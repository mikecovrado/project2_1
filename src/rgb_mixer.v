==> flow/design.v <==
`default_nettype none
`timescale 1ns/1ns
module debounce #(
    parameter HIST_LEN = 8
)(
    input wire clk,
    input wire reset,
    input wire button,
    output reg debounced
);
    localparam on_value = 2 ** HIST_LEN - 1;
    reg [HIST_LEN-1:0] button_hist;
    always @(posedge clk) begin
        if(reset) begin
            button_hist <= 0;
            debounced <= 1'b0;
        end else begin
            button_hist <= {button_hist[HIST_LEN-2:0], button};
            if(button_hist == on_value)
                debounced <= 1'b1;
            else if(button_hist == 8'b0)
                debounced <= 1'b0;
       end
    end
endmodule
`default_nettype none
`timescale 1ns/1ns
module encoder #(
    parameter WIDTH = 8,
    parameter INCREMENT = 1'b1
)(
    input clk,
    input reset,
    input a,
    input b,
    output reg [WIDTH-1:0] value
);
    reg old_a;
    reg old_b;
    always @(posedge clk) begin
        if(reset) begin
            old_a <= 0;
            old_b <= 0;
            value <= 0;
        end else begin
            old_a <= a;
            old_b <= b;
            case ({a,old_a,b,old_b})
                4'b1000: value <= value + INCREMENT;
                4'b0111: value <= value + INCREMENT;
                4'b0010: value <= value - INCREMENT;
                4'b1101: value <= value - INCREMENT;
                default: value <= value;
            endcase
        end
    end
endmodule
`default_nettype none
`timescale 1ns/1ns
module pwm #(
    parameter WIDTH = 8,
    parameter INVERT = 0
    ) (
    input wire clk,
    input wire reset,
    output wire out,
    input wire [WIDTH-1:0] level
    );
    reg [WIDTH-1:0] count;
    wire pwm_on = count < level;
    always @(posedge clk) begin
        if(reset)
            count <= 1'b0;
        else
            count <= count + 1'b1;
    end
    assign out = reset ? 1'b0:
        INVERT == 1'b0 ? pwm_on : ! pwm_on;
endmodule
`default_nettype none
`timescale 1ns/1ns
module rgb_mixer (
    input clk,
    input reset,
    input enc0_a,
    input enc0_b,
    input enc1_a,
    input enc1_b,
    input enc2_a,
    input enc2_b,
    output pwm0_out,
    output pwm1_out,
    output pwm2_out
);
    wire enc0_a_db, enc0_b_db;
    wire enc1_a_db, enc1_b_db;
    wire enc2_a_db, enc2_b_db;
    wire [7:0] enc0, enc1, enc2;
    debounce #(.HIST_LEN(8)) debounce0_a(.clk(clk), .reset(reset), .button(enc0_a), .debounced(enc0_a_db));
    debounce #(.HIST_LEN(8)) debounce0_b(.clk(clk), .reset(reset), .button(enc0_b), .debounced(enc0_b_db));
    debounce #(.HIST_LEN(8)) debounce1_a(.clk(clk), .reset(reset), .button(enc1_a), .debounced(enc1_a_db));
    debounce #(.HIST_LEN(8)) debounce1_b(.clk(clk), .reset(reset), .button(enc1_b), .debounced(enc1_b_db));
    debounce #(.HIST_LEN(8)) debounce2_a(.clk(clk), .reset(reset), .button(enc2_a), .debounced(enc2_a_db));
    debounce #(.HIST_LEN(8)) debounce2_b(.clk(clk), .reset(reset), .button(enc2_b), .debounced(enc2_b_db));
    encoder #(.WIDTH(8)) encoder0(.clk(clk), .reset(reset), .a(enc0_a_db), .b(enc0_b_db), .value(enc0));
    encoder #(.WIDTH(8)) encoder1(.clk(clk), .reset(reset), .a(enc1_a_db), .b(enc1_b_db), .value(enc1));
    encoder #(.WIDTH(8)) encoder2(.clk(clk), .reset(reset), .a(enc2_a_db), .b(enc2_b_db), .value(enc2));
    pwm #(.WIDTH(8)) pwm0(.clk(clk), .reset(reset), .out(pwm0_out), .level(enc0));
    pwm #(.WIDTH(8)) pwm1(.clk(clk), .reset(reset), .out(pwm1_out), .level(enc1));
    pwm #(.WIDTH(8)) pwm2(.clk(clk), .reset(reset), .out(pwm2_out), .level(enc2));
endmodule
Step by step through the tools: rgb_mixer
What the tools print for rgb_mixer, step after step.
Line numbers count from 1 in the design file above.
{ "setup": {"top": "rgb_mixer", "clock": "clk", "cell_library": "sky130hd", "lib_corner": "tt_025C_1v80"} }

Elaborated design
Source: Yosys, flattened and elaborated, memories not mapped. Widths are those after wreduce. Registers that Yosys merges into a memory's read port (data or address) are not register bits. Print and check cells do not count. Equal cells are merged and count once.
{ "op_classes": {"n_shift": 0, "mul": 0, "mux": 18, "compare": 3, "div_mod_pow": 0, "n_addsub": 9, "equal": 18, "logic": 0, "n_reduce_logical": 21} }
{ "ops": {"columns": ["op", "n"], "rows": [
  ["adder 8 x 1 -> 8 bit (second input constant)", 6],
  ["== test 8 bit (second input constant)", 6],
  ["zero test 8 bit", 6],
  ["case mux 8 bit (select 2 bit)", 3],
  ["== test 4 bit (second input constant)", 6],
  ["subtractor 8 x 1 -> 8 bit (second input constant)", 3],
  ["less-than comparator 8 bit", 3],
  ["nonzero test 2 bit", 9],
  ["two-way mux 1 bit", 15],
  ["OR reduction 2 bit", 6],
  ["== test 4 x 2 -> 1 bit (second input constant)", 3],
  ["== test 4 x 3 -> 1 bit (second input constant)", 3]
]} }
{ "bits": {"ramBits": 0, "mem_bits_ro": 0, "regBits": 108, "latchBits": 0, "clocked_rd_ports_x_width": 0, "inputBits": 8, "output_inout_bits": 3, "n_memories": 0} }

Logic depth
Yosys ltp: most cells in a row. Word level: on the elaborated netlist, between registers, memories and ports. Mapped: between sequential cells and ports; inverters and the memories' decode and read muxes count.
{ "logic_depth": {"ltp_word": 3, "ABC_AREA": 0, "mapped_depth": 8, "depth_no_buf": 8} }

Synthesis result
Yosys stat after the flow's synthesis: flattened, memories mapped to cells. It holds for the ABC_AREA given above (unset counts as 0); a run with the other value may have another netlist.
The area totals of this step are shown rounded.
{ "mapped": {"n_buf": 13, "stdcells": 543, "ff_cells": 108, "area_um2": 5042} }
{ "by_type": {"columns": ["cell", "n"], "rows": [
  ["sky130_fd_sc_hd__dfxtp_1", 108],
  ["sky130_fd_sc_hd__ha_1", 43],
  ["sky130_fd_sc_hd__nor2b_1", 52],
  ["sky130_fd_sc_hd__nor2_1", 45],
  ["sky130_fd_sc_hd__xor2_1", 19],
  ["sky130_fd_sc_hd__nand2_1", 38],
  ["sky130_fd_sc_hd__xnor2_1", 15],
  ["sky130_fd_sc_hd__a21oi_1", 26],
  ["sky130_fd_sc_hd__nand3_1", 24],
  ["sky130_fd_sc_hd__inv_1", 30],
  ["sky130_fd_sc_hd__a21o_1", 14],
  ["sky130_fd_sc_hd__o21ai_0", 18],
  ["sky130_fd_sc_hd__nand2b_1", 12],
  ["sky130_fd_sc_hd__a211oi_1", 8],
  ["sky130_fd_sc_hd__fa_1", 3],
  ["sky130_fd_sc_hd__or4_1", 7],
  ["sky130_fd_sc_hd__clkbuf_1", 12],
  ["sky130_fd_sc_hd__mux2_4", 3]
]} }
Not listed: further types 30, cells in them 66.
The figures by module come from a second, unflattened synthesis with its own total; it is not the netlist above.
{ "unflattened": {"hier_cells": 522, "area_unflattened_um2": 5263} }
Each row is one instance without its submodules.
{ "modules": {"columns": ["module", "area_um2", "mod_seq_area_um2", "n_inst", "cells"], "rows": [
  ["encoder #(WIDTH=8)", 656.9, 200.2, 3, 71],
  ["debounce #(HIST_LEN=8)", 309.0, 180.2, 6, 24],
  ["pwm #(WIDTH=8)", 479.2, 160.2, 3, 55],
  ["rgb_mixer", 0.0, 0.0, 1, 0]
]} }

Path before layout
Path of least setup slack by OpenSTA after synthesis, without wires, with an ideal clock, recovery checks aside; 20% of the period is set as input and as output delay. Where synthesis merged equal registers, the netlist keeps one of their names.
{ "synth_path": {"kind": "register to register", "startpoint": "reg debounce0_a.debounced", "endpoint": "reg encoder0.value[7]", "required_ns": 3.909, "tclk_ns": 4.03, "path_slack_ns": 1.460, "arrival_ns": 2.449, "path_delay_ns": 2.570, "driving_pins": 9, "path_buffers": 0, "setup_ns": 0.121, "synth_period_reached_ns": 2.57} }
"path_delay_ns" = arrival - input delay + setup time.
"driving_pins" counts driving pins, that of a launching flip-flop among them; a cell with two outputs on the path counts twice.
"synth_period_reached_ns" is the clock period less the worst setup slack; recovery checks do not enter. This is arithmetic on one report: input and output delays are still those of the set period (20% each).
The rows between start and end are the longest chain of elaborated cells between them; the timing report does not say that the signal goes this way. Where chains are equally long, one stands for them.
Each line given opens the expression or statement behind the cell; cells for indexed reads and writes are added by Yosys, which also makes memories of some case tables.
At most two assigning lines are given for a register; there are more.
{ "synth_between": {"path_cell_list": "sky130_fd_sc_hd__dfxtp_1 -> sky130_fd_sc_hd__or2b_1 -> sky130_fd_sc_hd__o22ai_2 -> sky130_fd_sc_hd__ha_1 -> sky130_fd_sc_hd__a211oi_2 -> sky130_fd_sc_hd__o31ai_2 -> sky130_fd_sc_hd__a211oi_2 -> sky130_fd_sc_hd__mux2_4 -> sky130_fd_sc_hd__mux2_4", "elab_chain_len": 3} }
{ "synth_lines": {"columns": ["item", "line", "rtl"], "rows": [
  ["start: declaration", 9, "output reg debounced"],
  ["start: assignment", 16, "debounced <= 1'b0;"],
  ["start: assignment", 20, "debounced <= 1'b1;"],
  ["== test 4 x 2 -> 1 bit", 48, "case ({a,old_a,b,old_b})"],
  ["OR reduction 2 bit", null, null],
  ["case mux 8 bit (select 2 bit)", 48, null],
  ["end: assignment", 49, "4'b1000: value <= value + INCREMENT;"],
  ["end: assignment", 50, "4'b0111: value <= value + INCREMENT;"],
  ["end: declaration", 36, "output reg [WIDTH-1:0] value"]
]} }

Worst path after layout
Path of least setup slack in the final report of job 1 (OpenROAD, finished layout, wires in). Where an end is a register, its clock arrival counts in the times.
{ "layout_path": {"kind": "register to output", "startpoint": "reg encoder0.value[1]", "endpoint": "out pwm0_out", "driving_pins": 8, "tclk_ns": 3.24, "path_buffers": 1, "arrival_ns": 1.91, "path_slack_ns": 0.68, "required_ns": 2.59, "output_delay_ns": 0.65} }
The rows between start and end are the longest chain of elaborated cells between them; the timing report does not say that the signal goes this way. Where chains are equally long, one stands for them.
At most two assigning lines are given for a register; there are more.
{ "layout_between": {"path_cell_list": "sky130_fd_sc_hd__dfxtp_4 -> sky130_fd_sc_hd__inv_2 -> sky130_fd_sc_hd__ha_4 -> sky130_fd_sc_hd__a21o_1 -> sky130_fd_sc_hd__a21o_1 -> sky130_fd_sc_hd__a211oi_2 -> sky130_fd_sc_hd__o21a_1 -> sky130_fd_sc_hd__buf_2", "elab_chain_len": 2} }
{ "layout_lines": {"columns": ["item", "line", "rtl"], "rows": [
  ["start: declaration", 36, "output reg [WIDTH-1:0] value"],
  ["start: assignment", 49, "4'b1000: value <= value + INCREMENT;"],
  ["start: assignment", 50, "4'b0111: value <= value + INCREMENT;"],
  ["less-than comparator 8 bit", 70, "wire pwm_on = count < level;"],
  ["two-way mux 1 bit", 77, "assign out = reset ? 1'b0:"],
  ["end: declaration", 91, "output pwm0_out,"]
]} }

==> runs of rgb_mixer <==
Module rgb_mixer, platform sky130hd: 2 stored runs of the flow (Yosys, OpenROAD) with differing settings, in no particular order. Input and output delays are each 20% of the period that was set; the output load is 0.01 pF.
"achieved_period_ns": clock period set for the run, less the worst setup slack. It is reckoned from that one timing run; input and output delays stay at 20% of the period that was set.
"worst_path_time_ns": the worst setup path's part of the clock period (all of it between registers, 20% less for each end at a port) less its slack. A launch clock that arrives late makes it longer, a capture clock that arrives late makes it shorter.
"total_power_uw" rests on the timing tool's default activity at the inputs, not on a simulated workload.
The results are shown rounded.
[
  {
    "run": "job 1",
    "settings": { "period_ns": 3.24, "CORE_UTILIZATION": 61, "SETUP_SLACK_MARGIN": 0.79, "PLACE_DENSITY": 0.88, "TNS_END_PERCENT": 65, "CAP_MARGIN": 30, "MAX_ROUTING_LAYER": "met4", "CORE_MARGIN": 2, "SLEW_MARGIN": 20 },
    "results": { "post_synth_area_um2": 5042, "ws_setup_ns": 0.684, "design.die.area_um2": 9010, "achieved_period_ns": 2.556, "final_stdcell_area_um2": 5857, "tns_ns": 0.000, "worst_hold_slack_ns": 0.452, "post_route_util_pct": 72.0, "total_power_uw": 2258, "worst_path_time_ns": 1.91, "worst_path_kind": "register to output" }
  },
  {
    "run": "job 2",
    "settings": { "period_ns": 1.64, "CAP_MARGIN": 20, "CORE_MARGIN": 2, "CORE_UTILIZATION": 40, "SLEW_MARGIN": 20 },
    "results": { "ws_setup_ns": -0.733, "worst_hold_slack_ns": 0.268, "tns_ns": -9.207, "design.die.area_um2": 13520, "total_power_uw": 4953, "worst_path_time_ns": 2.37, "worst_path_kind": "register to register", "post_synth_area_um2": 5042, "final_stdcell_area_um2": 7098, "achieved_period_ns": 2.373, "post_route_util_pct": 56.9 }
  }
]
